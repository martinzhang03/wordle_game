==> flow/design.v <==
`timescale 1ns / 1ps
module clockdiv(
	input wire clk,		 
	input wire clr,		 
	output wire logicclk,
	output wire dclk,		 
	output wire segclk	 
	);
reg [16:0] q;
always @(posedge clk or posedge clr)
begin
	if (clr == 1)
		q <= 0;
	else
		q <= q + 1;
end
assign segclk = q[16];
assign dclk = q[1];
assign logicclk = q[16];
endmodule
Tool chain data of clockdiv

The steps from the RTL of clockdiv to its reports follow in flow order.
Lines are those of the file above, counted from 1.
Operators: Yosys type, input widths -> output width; for muxes data width and select width s.
Cell names lack the library's common part.
A cell with -- has no value.

Top: clockdiv
Clock: clk
Standard-cell library: sky130hd
Library corner: tt_025C_1v80

Word level

Counts by Yosys on the flattened word-level netlist (proc, flatten, opt, wreduce; memories kept). Register bits leave out memories and registers merged into their read ports (data or address); mux counts leave out enables and synchronous resets folded into registers. Print and check cells are left out. Cells with the same type and inputs are merged into one.

Register bits: 17
Input bits: 2
Output and inout bits: 3

Add/subtract/negate cells: 1

Operators by type and width:

| operator              | number |
| $add 17x1->17 const B | 1 |

Longest topological paths

Yosys ltp: most cells in a row. Word level: on the elaborated netlist, between registers, memories and ports. Mapped: between sequential cells and ports; inverters and the memories' decode and read muxes count.

Depth in word-level cells: 1
ABC_AREA: 0
Depth in mapped cells: 4

Synthesis result

Yosys stat after the flow's synthesis: flattened, memories mapped to cells. It holds for the ABC_AREA given above (unset counts as 0); a run with the other value may have another netlist.
Totals and module areas in this step are rounded.

Cell types:

| cell type | number |
| dfrtp_1   | 17 |
| xor2_1    | 11 |
| nor4_2    | 4 |
| nand4_2   | 3 |
| xnor2_1   | 4 |
| nand3_1   | 4 |
| nor3_1    | 4 |
| inv_1     | 4 |
| nand2_1   | 4 |
| nor2_1    | 4 |
| ha_1      | 1 |
| nand4_1   | 2 |
| nand3_2   | 1 |
| buf_4     | 1 |

Standard cells after synthesis: 64
Cell area after synthesis: 0.00077 sq mm
Sequential area: 0.00043 sq mm
Flip-flop cells: 17
Buffer cells: 1

Path before layout

Path of least setup slack by OpenSTA after synthesis, without wires, with an ideal clock, recovery checks aside; 20% of the period is set as input and as output delay. Where synthesis merged equal registers, the netlist keeps one of their names.

Kind: flip-flop to flip-flop
Start: reg q[1]
End: reg q[16]
Clock period: 2.8 ns
Setup time: 0.079 ns
Launch time at the first pin: 0.000 ns
Arrival: 1.264 ns
Required time: 2.721 ns
Setup slack: 1.457 ns
Delay of the path: 1.343 ns
Stages: 5
Path buffers: 0
Period reached after synthesis: 1.343 ns

"delay of the path" = arrival - input delay + setup time.
"stages": output pins that drive a net of the path, with the launching flip-flop's if there is one; two outputs of one cell count as two.
"period reached after synthesis" is the clock period less the worst setup slack; recovery checks do not enter. This is arithmetic on one report: input and output delays are still those of the set period (20% each).
Between the ends stands the longest chain of elaborated cells between them, by number of cells; it is not shown to be the way that was timed. Of several equally long chains one is given.
A line is the first line of the expression or statement that the cell stems from. Yosys adds cells for indexed reads and writes and turns some case tables into memories.

Cells stage by stage: dfrtp_1 > ha_1 > nand4_2 > nor4_2 > xor2_1
Length of the longest elaborated chain: 1

RTL lines, path after synthesis:

| element         | line | text |
| start, declared | 9    | `reg [16:0] q;` |
| start, assigned | 13   | `q <= 0;` |
| start, assigned | 15   | `q <= q + 1;` |
| $add 17x1->17   | 15   |  |
| end, assigned   | 13   |  |
| end, assigned   | 15   |  |
| end, declared   | 9    |  |

Path in the finished layout

From the final timing report of run A: the path of least setup slack in the routed layout; clock arrival at registers is part of the times.

Kind: flip-flop to flip-flop
Start: reg q[1]
End: reg q[14]
Clock period: 1.42 ns
Setup time: 0.07 ns
Launch time at the first pin: 0.28 ns
Arrival: 1.54 ns
Required time: 1.63 ns
Setup slack: 0.09 ns
Stages: 5
Path buffers: 0

Between the ends stands the longest chain of elaborated cells between them, by number of cells; it is not shown to be the way that was timed. Of several equally long chains one is given.

Cells stage by stage: dfrtp_1 > ha_1 > nand4_2 > nor4_2 > xor2_1
Length of the longest elaborated chain: 1

RTL lines, path after layout:

| element         | line | text |
| start, declared | 9    | `reg [16:0] q;` |
| start, assigned | 13   | `q <= 0;` |
| start, assigned | 15   | `q <= q + 1;` |
| $add 17x1->17   | 15   |  |
| end, assigned   | 13   |  |
| end, assigned   | 15   |  |
| end, declared   | 9    |  |

--- measured runs ---
Module clockdiv, platform sky130hd: 2 stored runs of the flow (Yosys, OpenROAD) with differing settings, in no particular order. Input and output delays are each 20% of the period that was set; the output load is 0.01 pF.
By "clock period achieved" is meant the clock period of the run minus its worst setup slack. This is arithmetic on one report: input and output delays are still those of the set period (20% each).
"critical path time" = time allowed to the worst setup path (clock period - input delay - output delay, where it has them) - its slack; a late launch clock adds to it, a late capture clock takes from it.
"power consumption" rests on the timing tool's default activity at the inputs, not on a simulated workload.
Values from the reports are rounded here.
A setting shown as . is not set for that run.
Results: . = not shown.

| item                                                      | run A                  | run B |
| period_ns                                                 | 1.42                   | 2.04  |
| CORE_UTILIZATION                                          | 63                     | 72    |
| SETUP_SLACK_MARGIN                                        | 0.05                   | 0.28  |
| PLACE_DENSITY_LB_ADDON                                    | 0.04                   | .     |
| CELL_PAD_IN_SITES_GLOBAL_PLACEMENT                        | 1                      | 3     |
| ABC_AREA                                                  | 0                      | .     |
| GPL_TIMING_DRIVEN                                         | 1                      | .     |
| GPL_ROUTABILITY_DRIVEN                                    | 1                      | .     |
| MIN_ROUTING_LAYER                                         | met1                   | .     |
| CAP_MARGIN                                                | 20                     | 20    |
| CORE_MARGIN                                               | 2                      | 2     |
| SLEW_MARGIN                                               | 20                     | 20    |
| CELL_PAD_IN_SITES_DETAIL_PLACEMENT                        | .                      | 0     |
| CTS_CLUSTER_SIZE                                          | .                      | 76    |
| MAX_ROUTING_LAYER                                         | .                      | met4  |
| Yosys chip area after synthesis (sq mm)                   | 0.00077                | .     |
| full die area (sq mm)                                     | 0.0015                 | .     |
| area of the standard cells in the finished layout (sq mm) | 0.00087                | .     |
| final design utilization (%)                              | 77                     | .     |
| setup slack of the worst path (ns)                        | 0.091                  | .     |
| sum of negative setup slack (ns)                          | 0.000                  | .     |
| power consumption (uW)                                    | 740                    | .     |
| clock period achieved (ns)                                | 1.329                  | .     |
| critical path time (ns)                                   | 1.33                   | .     |
| class of the worst setup path                             | flip-flop to flip-flop | .     |

Run B: no final report: placement broke off with GPL-0301
--- end ---
