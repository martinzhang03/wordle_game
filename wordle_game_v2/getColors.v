==> flow/design.v <==
`timescale 1ns / 1ps
module getColors( 
  input clk,
	input [34:0] display,		 
	input [2:0] col, 
  input submitted,
	input [24:0] current_word, 
  input [4:0] sw,
	output [6:0] output_letter
);
			wire [6:0] chosen_words[4:0]; 
			wire [4:0] current_letter[4:0]; 
      assign chosen_words[0] = display[6:0];
      assign chosen_words[1] = display[13:7];
      assign chosen_words[2] = display[20:14];
      assign chosen_words[3] = display[27:21];
      assign chosen_words[4] = display[34:28]; 
      assign current_letter[0] = current_word[4:0]; 
      assign current_letter[1] = current_word[9:5]; 
      assign current_letter[2] = current_word[14:10]; 
      assign current_letter[3] = current_word[19:15]; 
      assign current_letter[4] = current_word[24:20];  
      reg [6:0] chosen_letter; 
      always @(posedge clk) 
      begin 
            chosen_letter <= chosen_words[col]; 
            if(submitted) 
            begin 
              chosen_letter <= {chosen_letter[6:5], sw[4:0]}; 
            end
            if (chosen_letter[4:0] == current_letter[col]) 
            begin 
                chosen_letter <= {2'b01, chosen_letter[4:0]}; 
            end 
            else 
            begin 
                if (col == 0) 
                begin 
                    if (chosen_letter[4:0] == current_letter[1]) 
                    begin 
                        chosen_letter[6:5] <= 2'b10; 
                    end 
                    else if (chosen_letter[4:0] == current_letter[2]) 
                    begin 
                        chosen_letter[6:5] <= 2'b10; 
                    end 
                    else if (chosen_letter[4:0] == current_letter[3]) 
                    begin 
                        chosen_letter[6:5] <= 2'b10; 
                    end 
                    else if (chosen_letter[4:0] == current_letter[4]) 
                    begin 
                        chosen_letter[6:5] <= 2'b10; 
                    end 
                end 
                else if (col == 1) 
                begin 
                    if (chosen_letter[4:0] == current_letter[0]) 
                    begin 
                        chosen_letter[6:5] <= 2'b10; 
                    end 
                    else if (chosen_letter[4:0] == current_letter[2]) 
                    begin 
                        chosen_letter[6:5] <= 2'b10; 
                    end 
                    else if (chosen_letter[4:0] == current_letter[3]) 
                    begin 
                        chosen_letter[6:5] <= 2'b10; 
                    end 
                    else if (chosen_letter[4:0] == current_letter[4]) 
                    begin 
                        chosen_letter[6:5] <= 2'b10; 
                    end 
                end 
                else if (col == 2) 
                begin 
                    if (chosen_letter[4:0] == current_letter[0]) 
                    begin 
                        chosen_letter[6:5] <= 2'b10; 
                    end 
                    else if (chosen_letter[4:0] == current_letter[1]) 
                    begin 
                        chosen_letter[6:5] <= 2'b10; 
                    end 
                    else if (chosen_letter[4:0] == current_letter[3]) 
                    begin 
                        chosen_letter[6:5] <= 2'b10; 
                    end 
                    else if (chosen_letter[4:0] == current_letter[4]) 
                    begin 
                        chosen_letter[6:5] <= 2'b10; 
                    end 
                end 
                else if (col == 3) 
                begin 
                    if (chosen_letter[4:0] == current_letter[0]) 
                    begin 
                        chosen_letter[6:5] <= 2'b10; 
                    end 
                    else if (chosen_letter[4:0] == current_letter[1]) 
                    begin 
                        chosen_letter[6:5] <= 2'b10; 
                    end 
                    else if (chosen_letter[4:0] == current_letter[2]) 
                    begin 
                        chosen_letter[6:5] <= 2'b10; 
                    end 
                    else if (chosen_letter[4:0] == current_letter[4]) 
                    begin 
                        chosen_letter[6:5] <= 2'b10; 
                    end 
                end 
                else 
                begin 
                    if (chosen_letter[4:0] == current_letter[0]) 
                    begin 
                        chosen_letter[6:5] <= 2'b10; 
                    end 
                    else if (chosen_letter[4:0] == current_letter[1]) 
                    begin 
                        chosen_letter[6:5] <= 2'b10; 
                    end 
                    else if (chosen_letter[4:0] == current_letter[2]) 
                    begin 
                        chosen_letter[6:5] <= 2'b10; 
                    end 
                    else if (chosen_letter[4:0] == current_letter[3]) 
                    begin 
                        chosen_letter[6:5] <= 2'b10; 
                    end 
                end 
            end  
       end 
            assign output_letter = chosen_letter; 
endmodule 
# Step by step through the tools: getColors
# Tool output for the design above, in the order of the flow.
# Lines are those of the file above, counted from 1.
# Library cell names are shortened.
# The mark -- stands for no value.
[setup]
top = "getColors"
clk_port = "clk"
cell_library = "sky130hd"
lib_corner = "tt_025C_1v80"

# Word level
# Yosys after proc, flatten, opt, wreduce and memory -nomap, before mapping. Memory bits, and registers merged into a memory's read port (data or address), are not among the register bits. Print and check cells are not counted. Equal cells are merged and count once.
[op_classes]
logic = 0
shifts = 0
n_cmp = 0
n_mux = 22
div_mod_pow = 0
equal = 10
reduce_logical = 1
addsub = 0
n_mul = 0
[op_table]
columns = ["op", "count"]
rows = [
  ["2-bit two-way mux", 19],
  ["7-bit case mux with 5-bit select", 1],
  ["5-bit == test", 6],
  ["5-bit case mux with 5-bit select", 1],
  ["3-bit by 2-bit == test with 1-bit output with constant B", 2],
  ["5-bit two-way mux", 1],
  ["3-bit by 1-bit == test with 1-bit output with constant B", 1],
  ["3-bit == test with constant B", 1],
  ["3-bit zero test", 1],
]
[word_totals]
clocked_rd_ports_x_width = 0
elab_cells = 35
output_inout_bits = 7
memories = 0
ram_bits = 0
romBits = 0
inputBits = 70
latch_bits = 0
register_bits = 7

# Logic depth
# Depth = most cells in a row (Yosys ltp): at word level without a register or memory, in the mapped netlist without a sequential cell, where the memories' decode and read muxes count.
[logic_depth]
word_depth = 11
ABC_AREA = 0
mapped_depth = 8
ltp_nobuf = 6

# Synthesis result
# The flow's flattened synthesis, as Yosys stat reports it; memories are mapped. The netlist is that of the ABC_AREA named above (0 if unset); the other value can give another one.
# The area totals of this step are shown rounded.
[synth_totals]
cells = 156
area_um2 = 1270
n_buf = 17
ffs = 7
[by_type]
columns = ["cell_type", "count", "area_total_um2"]
rows = [
  ["xor2_1", 18, 157.651],
  ["edfxtp_1", 5, 150.144],
  ["xnor2_1", 12, 105.101],
  ["mux4_2", 4, 90.086],
  ["a22oi_1", 8, 60.058],
  ["buf_2", 10, 50.048],
  ["mux2i_1", 5, 50.048],
  ["nand3_1", 10, 50.048],
  ["mux2_2", 4, 45.043],
  ["a221o_1", 4, 40.038],
  ["dfxtp_1", 2, 40.038],
  ["nand2_1", 10, 37.536],
  ["a221oi_1", 4, 35.034],
  ["a22o_1", 4, 35.034],
  ["o21ai_0", 7, 35.034],
  ["nor2_1", 9, 33.782],
  ["a21oi_1", 6, 30.029],
  ["nor2b_1", 4, 25.024],
]
# Not listed: further types 18, cells in them 30.

# Timing after synthesis
# Source: OpenSTA report_checks on the synthesized netlist (no wires, ideal clock, input and output delay 20% of the period each), path of least setup slack; recovery checks are left aside. Register names are those of the netlist, which keeps one name where synthesis merged equal registers.
[synth_path]
path_type = "input port to flip-flop"
start = "input col[2]"
end = "register chosen_letter[0]"
n_path_buf = 1
slack_ps = 553
tclk_ps = 2630
path_delay_ps = 1551
setup_time_ps = 258
arrival_ps = 1819
required_ps = 2372
driving_pins = 7
synth_period_reached_ps = 2077
# "path_delay_ps" is the arrival time less input delay plus setup time.
# "driving_pins": output pins that drive a net of the path, with the launching flip-flop's if there is one; two outputs of one cell count as two.
# "synth_period_reached_ps" is the clock period less the worst setup slack; recovery checks do not enter. This is arithmetic on one report: input and output delays are still those of the set period (20% each).
# The rows between start and end are the longest chain of elaborated cells between them; the timing report does not say that the signal goes this way. Where chains are equally long, one stands for them.
# A line is the first line of the expression or statement that the cell stems from. Yosys adds cells for indexed reads and writes and turns some case tables into memories.
# At most two assigning lines are given for a register; there are more.
# Only ways into the end's enable, where the timed path ends, are counted here.
[synth_between]
cell_sequence = "buf_6 > and2_0 > mux4_2 > xor2_1 > o31ai_2 > a41o_1 > inv_1"
elab_chain_cells = 3
[synth_rtl]
columns = ["element", "line", "text"]
rows = [
  ["start, declared", 5, "input [2:0] col,"],
  ["3-bit == test", 31, "if (chosen_letter[4:0] == current_letter[col])"],
  ["5-bit case mux with 5-bit select", 31, ""],
  ["5-bit == test", 31, ""],
  ["end, assigned", 29, "chosen_letter <= {chosen_letter[6:5], sw[4:0]};"],
  ["end, assigned", 33, "chosen_letter <= {2'b01, chosen_letter[4:0]};"],
  ["end, declared", 23, "reg [6:0] chosen_letter;"],
]

# Top module getColors; platform sky130hd; tools Yosys and OpenROAD; 2 stored runs in no particular order. Input and output delays are each 20% of the period that was set; the output load is 0.01 pF.

[[run]]
name = "run 1"
[run.settings]
period_ns = 2.65
CORE_UTILIZATION = 36
SETUP_SLACK_MARGIN = 0.37
PLACE_DENSITY_LB_ADDON = 0.26
CORE_MARGIN = 2
CELL_PAD_IN_SITES_DETAIL_PLACEMENT = 2
TNS_END_PERCENT = 65
CTS_CLUSTER_SIZE = 61
CAP_MARGIN = 20
SLEW_MARGIN = 20
[run.results]
outcome = "stopped before the end: placement reported DPL-0033"

[[run]]
name = "run 2"
[run.settings]
period_ns = 1.44
CORE_UTILIZATION = 70
SETUP_SLACK_MARGIN = 0.43
PLACE_DENSITY = 0.48
CORE_MARGIN = 4
CELL_PAD_IN_SITES_DETAIL_PLACEMENT = 0
GPL_ROUTABILITY_DRIVEN = 0
MAX_ROUTING_LAYER = "met5"
CAP_MARGIN = 20
SLEW_MARGIN = 20
[run.results]
outcome = "stopped before the end: placement reported GPL-0301"
