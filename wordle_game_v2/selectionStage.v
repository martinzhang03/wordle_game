==> flow/design.v <==
`timescale 1ns / 1ps
module selectionStage(
	input clk,
	input clr,
   	input left, 
   	input right,
   	input up,
   	input down,
	input [7:0] sw,
   	input [34:0] rowValuesFlat,
   	output [2:0] columnOut,
   	output submitted,
	output [6:0] value
	);
	wire [6:0] rowValues [0:4];
	assign rowValues[0] = rowValuesFlat[6:0];
	assign rowValues[1] = rowValuesFlat[13:7];
	assign rowValues[2] = rowValuesFlat[20:14];
	assign rowValues[3] = rowValuesFlat[27:21];
	assign rowValues[4] = rowValuesFlat[34:28];
    reg submit = 0;
	localparam NORMAL = 2'b00;
	localparam LEFT_TRANSITION = 2'b01;
	localparam RIGHT_TRANSITION = 2'b10;
	localparam ROW_TRANSITION = 2'b11;
	localparam WAIT = 3'b100;
	reg [2:0] state = NORMAL;
    reg [2:0] column;
    reg [6:0] currentValue; 
    assign submitted=submit;
    assign columnOut=column;  
    wire [4:0] currentLetter;
    assign currentLetter = sw[4:0];  
    wire [6:0] last_time_letter;  
    assign last_time_letter = rowValues[column];  
always @(posedge clk or posedge clr)  
begin   
	if (clr) 
	begin
		state <= WAIT;
		column <= 0;
		submit <= 0; 
        currentValue <= 7'b1111010;   
	 end   
	 else 
	 begin  
   if(column == 0 && last_time_letter[4:0] == 5'b00001)  
   begin  
    currentValue <= 7'b1111010;  
   end  
   else  
   begin  
   currentValue <= last_time_letter;  
   end  
		if (state == NORMAL) 
		begin
    		currentValue <= currentValue | 7'b1100000;
    		if(right) 
    		begin
            	if(column!=4) 
            	begin
					currentValue <= last_time_letter & 7'b0011111;
					state <= RIGHT_TRANSITION;
				end  
        	end
		  	else if(left) 
			begin
        		if(column!=0) 
            	begin
					currentValue <= last_time_letter & 7'b0011111;
					state <= LEFT_TRANSITION;
        		end
    		end
    		else if(up)
    		begin
				submit <= 1;
				currentValue <= {2'b00, sw[4:0]};
    			state <= WAIT;
    		end
		end 
		else if (state == LEFT_TRANSITION) 
		begin
			currentValue <= rowValues[column-1] | 7'b1100000;
			column <= column-1;
			state <= NORMAL;
		end 
		else if (state == RIGHT_TRANSITION) 
		begin
			currentValue<=rowValues[column+1] | 7'b1100000;
			column <= column+1;
			state <= NORMAL;
		end  
        else if (state == WAIT) begin 
			if (down) 
            begin 			
            	submit <= 0;  
                state <= NORMAL; 
            end
		end  
    end  
end 
assign columnOut=column;
assign value=currentValue;
assign submitted=submit;
endmodule
Step by step through the tools: selectionStage
The steps from the RTL of selectionStage to its reports follow in flow order. Lines are those of the file above, counted from 1. Operators: Yosys type, input widths -> output width; for muxes data width and select width s. The mark - stands for no value.

Top: selectionStage. Clock: clk. Cell library: sky130hd. Library corner: tt_025C_1v80.

Word level
Counts by Yosys on the flattened word-level netlist (proc, flatten, opt, wreduce; memories kept). Register bits leave out memories and registers merged into their read ports (data or address). Print and check cells are left out. Cells with the same type and inputs are merged into one.

For output and inout port bits the number is 11. The entry for bits in registers reads 14. The figure for word-level cells is 80. The entry for input port bits reads 49.

Muxes and demuxes: 32. Under reduce/logical cells stands 15. Under $add $sub $neg stands 2. The figure for equality and inequality tests is 25. Under bitwise gates (word level) stands 1.

Operators with widths (count): $mux 7 (9); $pmux 5 s5 (2); $mux 3 (12); $pmux 7 s5 (1); $eq 3x2->1 const B (7); $eq 3x1->1 const B (4); $eq 3x3->1 const B (4); $logic_not 3->1 (4); $ne 2x2->1 const B (5); $reduce_bool 4->1 (2); $mux 1 (8); $reduce_and 7->1 (1); $reduce_bool 2->1 (3); $eq 5x1->1 const B (1); $reduce_and 5->1 (1); $ne 4x3->1 const B (1); $ne 4x4->1 const B (1); $add 3x1->3 const B (1); $sub 3x1->3 const B (1); $ne 3x2->1 const B (1); $ne 3x3->1 const B (1); $reduce_and 3->1 (1); $reduce_bool 3->1 (1); $reduce_and 2->1 (1); $logic_and 1x1->1 (1); $not 1->1 (1).

Logic depth
Longest topological path by Yosys (ltp), each cell counted once; first at word level (registers and memories cut), then after technology mapping (sequential cells cut; the memories' decode and read muxes count).

The entry for depth after elaboration reads 8. The figure for ABC_AREA is 0. Gate-level depth with buffers: 11. The figure for gate-level depth less buffers is 8.

Mapped cells and area
Yosys stat after the flow's synthesis: flattened, memories mapped to cells. It holds for the ABC_AREA given above (unset counts as 0); a run with the other value may have another netlist.

Area of sequential cells: 357.8 um^2. Under chip area (Yosys) stands 1609.0 um^2. For buffer cells the number is 14. Mapped flip-flops: 14. Under cell count stands 205.

Cells by type: sky130_fd_sc_hd__dfrtp_1 (count 8, area in all 200.192 um^2); sky130_fd_sc_hd__dfstp_2 (count 6, area in all 157.651 um^2); sky130_fd_sc_hd__a222oi_1 (count 10, area in all 100.096 um^2); sky130_fd_sc_hd__o21ai_0 (count 16, area in all 80.077 um^2); sky130_fd_sc_hd__ha_1 (count 6, area in all 75.072 um^2); sky130_fd_sc_hd__a21oi_1 (count 13, area in all 65.062 um^2); sky130_fd_sc_hd__nor2_1 (count 17, area in all 63.811 um^2); sky130_fd_sc_hd__nand2_1 (count 16, area in all 60.058 um^2); sky130_fd_sc_hd__nand3_1 (count 11, area in all 55.053 um^2); sky130_fd_sc_hd__a22oi_1 (count 7, area in all 52.55 um^2); sky130_fd_sc_hd__mux2i_1 (count 4, area in all 40.038 um^2); sky130_fd_sc_hd__nand2b_1 (count 6, area in all 37.536 um^2); sky130_fd_sc_hd__a32oi_1 (count 4, area in all 35.034 um^2); sky130_fd_sc_hd__a211oi_1 (count 4, area in all 30.029 um^2); sky130_fd_sc_hd__clkbuf_1 (count 8, area in all 30.029 um^2); sky130_fd_sc_hd__a221oi_1 (count 3, area in all 26.275 um^2); sky130_fd_sc_hd__o2111ai_1 (count 3, area in all 26.275 um^2); sky130_fd_sc_hd__nor4b_4 (count 1, area in all 23.773 um^2).

Not listed: further types 37, cells in them 62.

Timing after synthesis
Source: OpenSTA report_checks on the synthesized netlist (no wires, ideal clock, input and output delay 20% of the period each), path of least setup slack; recovery checks are left aside. Register names are those of the netlist, which keeps one name where synthesis merged equal registers.

Kind: flip-flop to flip-flop. Start: register column[0]. End: register currentValue[4]. Under path buffers stands 0. The figure for stages is 9. Under required time stands 3.336 ns. Under arrival time stands 2.374 ns. The figure for clock period is 3.42 ns. The figure for launch time at the first pin is 0.000 ns. Setup time: 0.084 ns. Setup slack: 0.961 ns. Under delay of the path stands 2.458 ns. The entry for period reached after synthesis reads 2.459 ns.

"delay of the path" = arrival - input delay + setup time. "stages": output pins that drive a net of the path, with the launching flip-flop's if there is one; two outputs of one cell count as two. "period reached after synthesis" = period - worst setup slack (recovery checks aside). The figure is calculated, with input and output delays left at 20% of the set period. Between the ends stands the longest chain of elaborated cells between them, by number of cells; it is not shown to be the way that was timed. Of several equally long chains one is given. A line is the first line of the expression or statement that the cell stems from. Yosys adds cells for indexed reads and writes and turns some case tables into memories. A register here has more assigning lines than the two given.

Path through: sky130_fd_sc_hd__dfrtp_1 -> sky130_fd_sc_hd__inv_1 -> sky130_fd_sc_hd__ha_1 -> sky130_fd_sc_hd__or4_4 -> sky130_fd_sc_hd__nand2_4 -> sky130_fd_sc_hd__mux2i_1 -> sky130_fd_sc_hd__nand4_2 -> sky130_fd_sc_hd__or3b_1 -> sky130_fd_sc_hd__o2111ai_1. The entry for length of the longest elaborated chain reads 8. The figure for elaborated cells between the ends (all ways) is 35. Those cells by class: add/sub: 2; eq/ne: 16; mux: 11; reduce/logical: 6.

Ends and longest elaborated chain, post-synthesis: start: declaration (line 28) `reg [2:0] column;`; start: assignment (line 84) `column <= column-1;`; start: assignment (line 90) `column <= column+1;`; $eq 3x3->1 (line 35) `assign last_time_letter = rowValues[column];`; $pmux 7 s5 (line 35); $eq 5x1->1 (line 47) `if(column == 0 && last_time_letter[4:0] == 5'b00001)`; $logic_and 1x1->1 (line 47); $mux 7 (line 47); $mux 7 (line 87) `else if (state == RIGHT_TRANSITION)`; $mux 7 (line 81) `else if (state == LEFT_TRANSITION)`; $mux 7 (line 55) `if (state == NORMAL)`; end: assignment (line 53) `currentValue <= last_time_letter;`; end: assignment (line 57) `currentValue <= currentValue | 7'b1100000;`; end: declaration (line 29) `reg [6:0] currentValue;`.

Worst path after layout
Path of least setup slack in the final report of flow run 1 (OpenROAD, finished layout, wires in). Where an end is a register, its clock arrival counts in the times.

Kind: flip-flop to flip-flop. Start: register column[1]. End: register currentValue[1]. Setup slack: -0.14 ns. Under path buffers stands 0. Setup time: 0.06 ns. The figure for launch time at the first pin is 0.25 ns. The figure for stages is 9. Under arrival time stands 2.62 ns. The figure for clock period is 2.29 ns. Under required time stands 2.48 ns.

Between the ends stands the longest chain of elaborated cells between them, by number of cells; it is not shown to be the way that was timed. Of several equally long chains one is given. A register here has more assigning lines than the two given.

Path through: sky130_fd_sc_hd__dfrtp_2 -> sky130_fd_sc_hd__inv_2 -> sky130_fd_sc_hd__ha_4 -> sky130_fd_sc_hd__or4_4 -> sky130_fd_sc_hd__nand2_8 -> sky130_fd_sc_hd__mux2i_4 -> sky130_fd_sc_hd__nand4_4 -> sky130_fd_sc_hd__or3b_1 -> sky130_fd_sc_hd__a21oi_2. The entry for length of the longest elaborated chain reads 8. The figure for elaborated cells between the ends (all ways) is 35. Those cells by class: add/sub: 2; eq/ne: 16; mux: 11; reduce/logical: 6.

Ends and longest elaborated chain, post-layout: start: declaration (line 28) `reg [2:0] column;`; start: assignment (line 84) `column <= column-1;`; start: assignment (line 90) `column <= column+1;`; $eq 3x3->1 (line 35) `assign last_time_letter = rowValues[column];`; $pmux 7 s5 (line 35); $eq 5x1->1 (line 47) `if(column == 0 && last_time_letter[4:0] == 5'b00001)`; $logic_and 1x1->1 (line 47); $mux 7 (line 47); $mux 7 (line 87) `else if (state == RIGHT_TRANSITION)`; $mux 7 (line 81) `else if (state == LEFT_TRANSITION)`; $mux 7 (line 55) `if (state == NORMAL)`; end: assignment (line 53) `currentValue <= last_time_letter;`; end: assignment (line 57) `currentValue <= currentValue | 7'b1100000;`; end: declaration (line 29) `reg [6:0] currentValue;`.

--- measured runs ---
selectionStage through Yosys and OpenROAD on sky130hd: 2 stored runs, unordered, with their settings and measured results. The constraints put input and output delay at 20% of the set period each and load the outputs with 0.01 pF.

Flow run 1 has these settings: period_ns 2.29; CORE_UTILIZATION 20; SETUP_SLACK_MARGIN 0.67; CORE_ASPECT_RATIO 0.8; CORE_MARGIN 10; CELL_PAD_IN_SITES_GLOBAL_PLACEMENT 3; CELL_PAD_IN_SITES_DETAIL_PLACEMENT 2; ABC_AREA 0; GPL_TIMING_DRIVEN 1; GPL_ROUTABILITY_DRIVEN 1; CTS_CLUSTER_SIZE 80; CTS_CLUSTER_DIAMETER 97; MIN_ROUTING_LAYER met2; CAP_MARGIN 20; SLEW_MARGIN 20. The post-synthesis cell area stands at 1609.0 um^2. The area inside the die boundary reads 12055.1 um^2. The area of the standard cells in the finished layout comes to 2827.7 um^2. For the post-route utilization the run shows 35.9 %. The lowest setup slack comes to -0.139 ns.

Flow run 2 has these settings: period_ns 1.7; CORE_UTILIZATION 44; PLACE_DENSITY_LB_ADDON 0.24; CORE_ASPECT_RATIO 0.61; ABC_AREA 1; GPL_ROUTABILITY_DRIVEN 0; CTS_CLUSTER_SIZE 36; CAP_MARGIN 20; CORE_MARGIN 2; SLEW_MARGIN 20. The post-synthesis cell area stands at 1838.0 um^2. The area inside the die boundary reads 4726.1 um^2. The area of the standard cells in the finished layout comes to 3288.2 um^2. For the post-route utilization the run shows 81.6 %. The lowest setup slack comes to -0.289 ns.
--- end ---
